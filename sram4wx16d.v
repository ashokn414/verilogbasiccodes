==> flow/design.v <==
module sramsingleport 
#(parameter addr_width =4,
  parameter data_width =4,
  parameter depth =16)
( input clk,rst,wr,
  input [data_width-1:0] din, 
  input [addr_width-1:0] addr, 
  output reg [data_width-1:0] dout);
reg [data_width-1:0] temp [0:depth-1];  
always @(posedge clk)
begin
if(rst ==0) dout<='d0;
else if(wr == 1)  temp[addr]<=din;
else        dout <= temp[addr];
end
endmodule
# Tool chain data of sramsingleport
# Tool output for the design above, in the order of the flow.
# Lines are those of the file above, counted from 1.
# Cell names lack the library's common part.
setup:
  top_module: "sramsingleport"
  clk_port: "clk"
  lib: "sky130hd"
  pvt_corner: "tt_025C_1v80"

# After elaboration
# Counts by Yosys on the flattened word-level netlist (proc, flatten, opt, wreduce; memories kept). Register bits leave out memories and registers merged into their read ports (data or address); mux counts leave out enables and synchronous resets folded into registers. Print and check cells are left out. Cells with the same type and inputs are merged into one.
# Memory sizes are those after Yosys's memory passes, which may raise the word count (mostly to a power of two), join words into wider ones and drop unused or constant bits.
bits:
  register_bits: 0
  ram_bits: 64
  clocked_rd_ports_x_width: 4
  n_memories: 1
  in_bits: 11
  elab_cells: 9
mem_list:
  columns: ["memory", "words", "word_bits", "read_ports", "wr", "line", "rtl"]
  rows:
  - ["temp", 16, 4, 1, 1, 9, "reg [data_width-1:0] temp [0:depth-1];"]
classes:
  muxes: 6
  reduce_and_logical: 2
op_table:
  columns: ["op", "n"]
  rows:
  - ["4-bit two-way mux", 4]
  - ["1-bit logical NOT", 2]
  - ["1-bit two-way mux", 2]

# Logic depth
# Depth = most cells in a row (Yosys ltp): at word level without a register or memory, in the mapped netlist without a sequential cell, where the memories' decode and read muxes count.
depth:
  word_depth: 2
  abc_area: 0
  mapped_depth: 7
  depth_no_buf: 4

# Mapped cells and area
# Yosys stat after the flow's synthesis: flattened, memories mapped to cells. It holds for the ABC_AREA given above (unset counts as 0); a run with the other value may have another netlist.
# The area totals of this step are shown rounded.
types:
  columns: ["type", "n", "area_total_um2"]
  rows:
  - ["edfxtp_1", 64, 1.92E+03]
  - ["mux4_2", 8, 180.173]
  - ["mux2i_1", 16, 160.154]
  - ["dfxtp_1", 4, 80.077]
  - ["nor2_1", 17, 63.811]
  - ["nor3_1", 12, 60.058]
  - ["o21ai_0", 8, 40.038]
  - ["o32ai_1", 4, 35.034]
  - ["nor2b_1", 5, 31.28]
  - ["a2111oi_2", 2, 30.029]
  - ["buf_6", 2, 22.522]
  - ["buf_2", 4, 20.019]
  - ["nand2b_1", 3, 18.768]
  - ["a2111oi_0", 2, 17.517]
  - ["nand4b_1", 2, 17.517]
  - ["clkbuf_1", 4, 15.014]
  - ["nand3_1", 2, 10.01]
  - ["nand3b_1", 1, 7.507]
# Not listed: further types 3, cells in them 3.
synth_totals:
  cells: 163
  area_um2: 2700
  seqArea_um2: 2000
  ff_cells: 68
  n_buf: 10

# Timing after synthesis
# Path of least setup slack by OpenSTA after synthesis, without wires, with an ideal clock, recovery checks aside; 20% of the period is set as input and as output delay. Where synthesis merged equal registers, the netlist keeps one of their names.
synth_path:
  path_kind: "input -> register"
  startpoint: "input port addr[1]"
  endpoint: "memory temp[3][0]"
  period_ps: 2160
  setup_ps: 361
  launch_ps: 432
  arrival_ps: 1566
  setup_slack_ps: 233
  delay_ps: 1495
  path_stages: 4
  synth_period_reached_ps: 1927
# "delay_ps" is the arrival time less input delay plus setup time.
# "path_stages": output pins that drive a net of the path, with the launching flip-flop's if there is one; two outputs of one cell count as two.
# "synth_period_reached_ps" is the clock period less the worst setup slack; recovery checks do not enter. This is arithmetic on one report: input and output delays are still those of the set period (20% each).
# The rows between start and end are the longest chain of elaborated cells between them; the timing report does not say that the signal goes this way. Where chains are equally long, one stands for them.
# Each line given opens the expression or statement behind the cell; cells for indexed reads and writes are added by Yosys, which also makes memories of some case tables.
synth_between:
  path_cell_list: "clkbuf_1 -> clkbuf_1 -> nand4_1 -> nor3_1"
  elab_chain_cells: 2
  cone_cells: 2
  cone_classes: "mux: 2"
synth_rtl:
  columns: ["item", "line", "rtl"]
  rows:
  - ["start: declaration", 7, "input [addr_width-1:0] addr,"]
  - ["4-bit two-way mux", 13, "else if(wr == 1)  temp[addr]<=din;"]
  - ["4-bit two-way mux", 12, "if(rst ==0) dout<='d0;"]
  - ["end: declaration", 9, "reg [data_width-1:0] temp [0:depth-1];"]

# Timing after layout
# Path of least setup slack in the final report of run 1 (OpenROAD, finished layout, wires in). Where an end is a register, its clock arrival counts in the times.
# The report prints the path's times to 10 ps; the period is as set.
layout_path:
  path_kind: "input -> register"
  startpoint: "input port addr[3]"
  endpoint: "register dout[3]"
  period_ps: 3100
  setup_ps: 130
  launch_ps: 620
  arrival_ps: 2610
  setup_slack_ps: 690
  path_stages: 5
layout_between:
  path_cell_list: "clkdlybuf4s50_1 -> mux4_2 -> nor2b_1 -> a2111oi_0 -> nor3_1"
layout_rtl:
  columns: ["item", "line", "rtl"]
  rows:
  - ["start: declaration", 7, "input [addr_width-1:0] addr,"]
  - ["end: declaration", 8, "output reg [data_width-1:0] dout);"]
# No chain of elaborated cells between the ends is given.

==> results <==
Flow measurements of sramsingleport on sky130hd: 2 stored runs with different settings, listed in no order. Input and output delays are each 20% of the period that was set; the output load is 0.01 pF.
"clock_period_reached_ps" = clock period - worst setup slack. The figure is calculated, with input and output delays left at 20% of the set period.
By "worst_setup_path_time_ps" is meant the share of the clock period that the worst setup path is allowed (20% is reserved at inputs, 20% at outputs), minus its slack. Clock arrival times at its registers enter into it.
By "totalPower_mw" is meant OpenSTA's value without simulated activity: inputs other than the clock are taken to toggle once in ten clock periods, and the tool carries that through the logic.
"worst_setup_path_time_ps" is known to 10 ps.
The results are shown rounded.

--- run 1 ---
==> flow/run.sh <==
#!/bin/bash
# the make line also repeats the synthesis and layout settings of config.mk as NAME=value (left out here)
make -C /OpenROAD-flow-scripts/flow DESIGN_CONFIG=/design/flow/config.mk WORK_HOME=/design/flow/orfs CLKGATE_MAP_FILE= finish
==> flow/config.mk <==
export PLATFORM = sky130hd
export DESIGN_NAME = sramsingleport
export DESIGN_NICKNAME = sramsingleport
export VERILOG_FILES = /design/flow/design.v
export SDC_FILE = /design/flow/constraint.sdc
export NUM_CORES = 4
export LEC_CHECK = 0
export CAP_MARGIN = 20
export CORE_ASPECT_RATIO = 1.68
export CORE_MARGIN = 4
export CORE_UTILIZATION = 32
export MAX_ROUTING_LAYER = met5
export MIN_ROUTING_LAYER = met2
export PLACE_DENSITY_LB_ADDON = 0.19
export SLEW_MARGIN = 15
export TNS_END_PERCENT = 70
==> flow/constraint.sdc <==
create_clock -name core_clock -period 3.1 [get_ports {clk}]
set_input_delay 0.6200 -clock core_clock [delete_from_list [all_inputs] [get_ports {clk}]]
set_output_delay 0.6200 -clock core_clock [all_outputs]
set_load 0.01 [all_outputs]

==> results, as YAML <==
results:
  final_setup_ws_ps: 690
  totalPower_mw: 2.1
  fin_tns_ps: 0
  die_footprint_um2: 10000
  holdWs_ps: 550
  synthesis_area_um2: 2700
  worst_setup_path_time_ps: 1790
  path_kind: "input -> register"
  clock_period_reached_ps: 2409
  cell_area_final_um2: 3300
  util_pct: 40

--- run 2 ---
==> flow/run.sh <==
#!/bin/bash
# the make line also repeats the synthesis and layout settings of config.mk as NAME=value (left out here)
make -C /OpenROAD-flow-scripts/flow DESIGN_CONFIG=/design/flow/config.mk WORK_HOME=/design/flow/orfs CLKGATE_MAP_FILE= finish
==> flow/config.mk <==
export PLATFORM = sky130hd
export DESIGN_NAME = sramsingleport
export DESIGN_NICKNAME = sramsingleport
export VERILOG_FILES = /design/flow/design.v
export SDC_FILE = /design/flow/constraint.sdc
export NUM_CORES = 4
export LEC_CHECK = 0
export ABC_AREA = 1
export CAP_MARGIN = 5
export CELL_PAD_IN_SITES_DETAIL_PLACEMENT = 0
export CORE_MARGIN = 8
export CORE_UTILIZATION = 30
export CTS_CLUSTER_DIAMETER = 177
export GPL_ROUTABILITY_DRIVEN = 0
export GPL_TIMING_DRIVEN = 0
export MAX_ROUTING_LAYER = met5
export PLACE_DENSITY_LB_ADDON = 0.21
export SETUP_SLACK_MARGIN = -0.16
export SLEW_MARGIN = 5
==> flow/constraint.sdc <==
create_clock -name core_clock -period 3.88 [get_ports {clk}]
set_input_delay 0.7760 -clock core_clock [delete_from_list [all_inputs] [get_ports {clk}]]
set_output_delay 0.7760 -clock core_clock [all_outputs]
set_load 0.01 [all_outputs]

==> results, as YAML <==
results:
  final_setup_ws_ps: 1600
  totalPower_mw: 1.5
  fin_tns_ps: 0
  die_footprint_um2: 13000
  holdWs_ps: 540
  synthesis_area_um2: 2900
  worst_setup_path_time_ps: 1510
  path_kind: "input -> register"
  clock_period_reached_ps: 2290
  cell_area_final_um2: 3400
  util_pct: 36
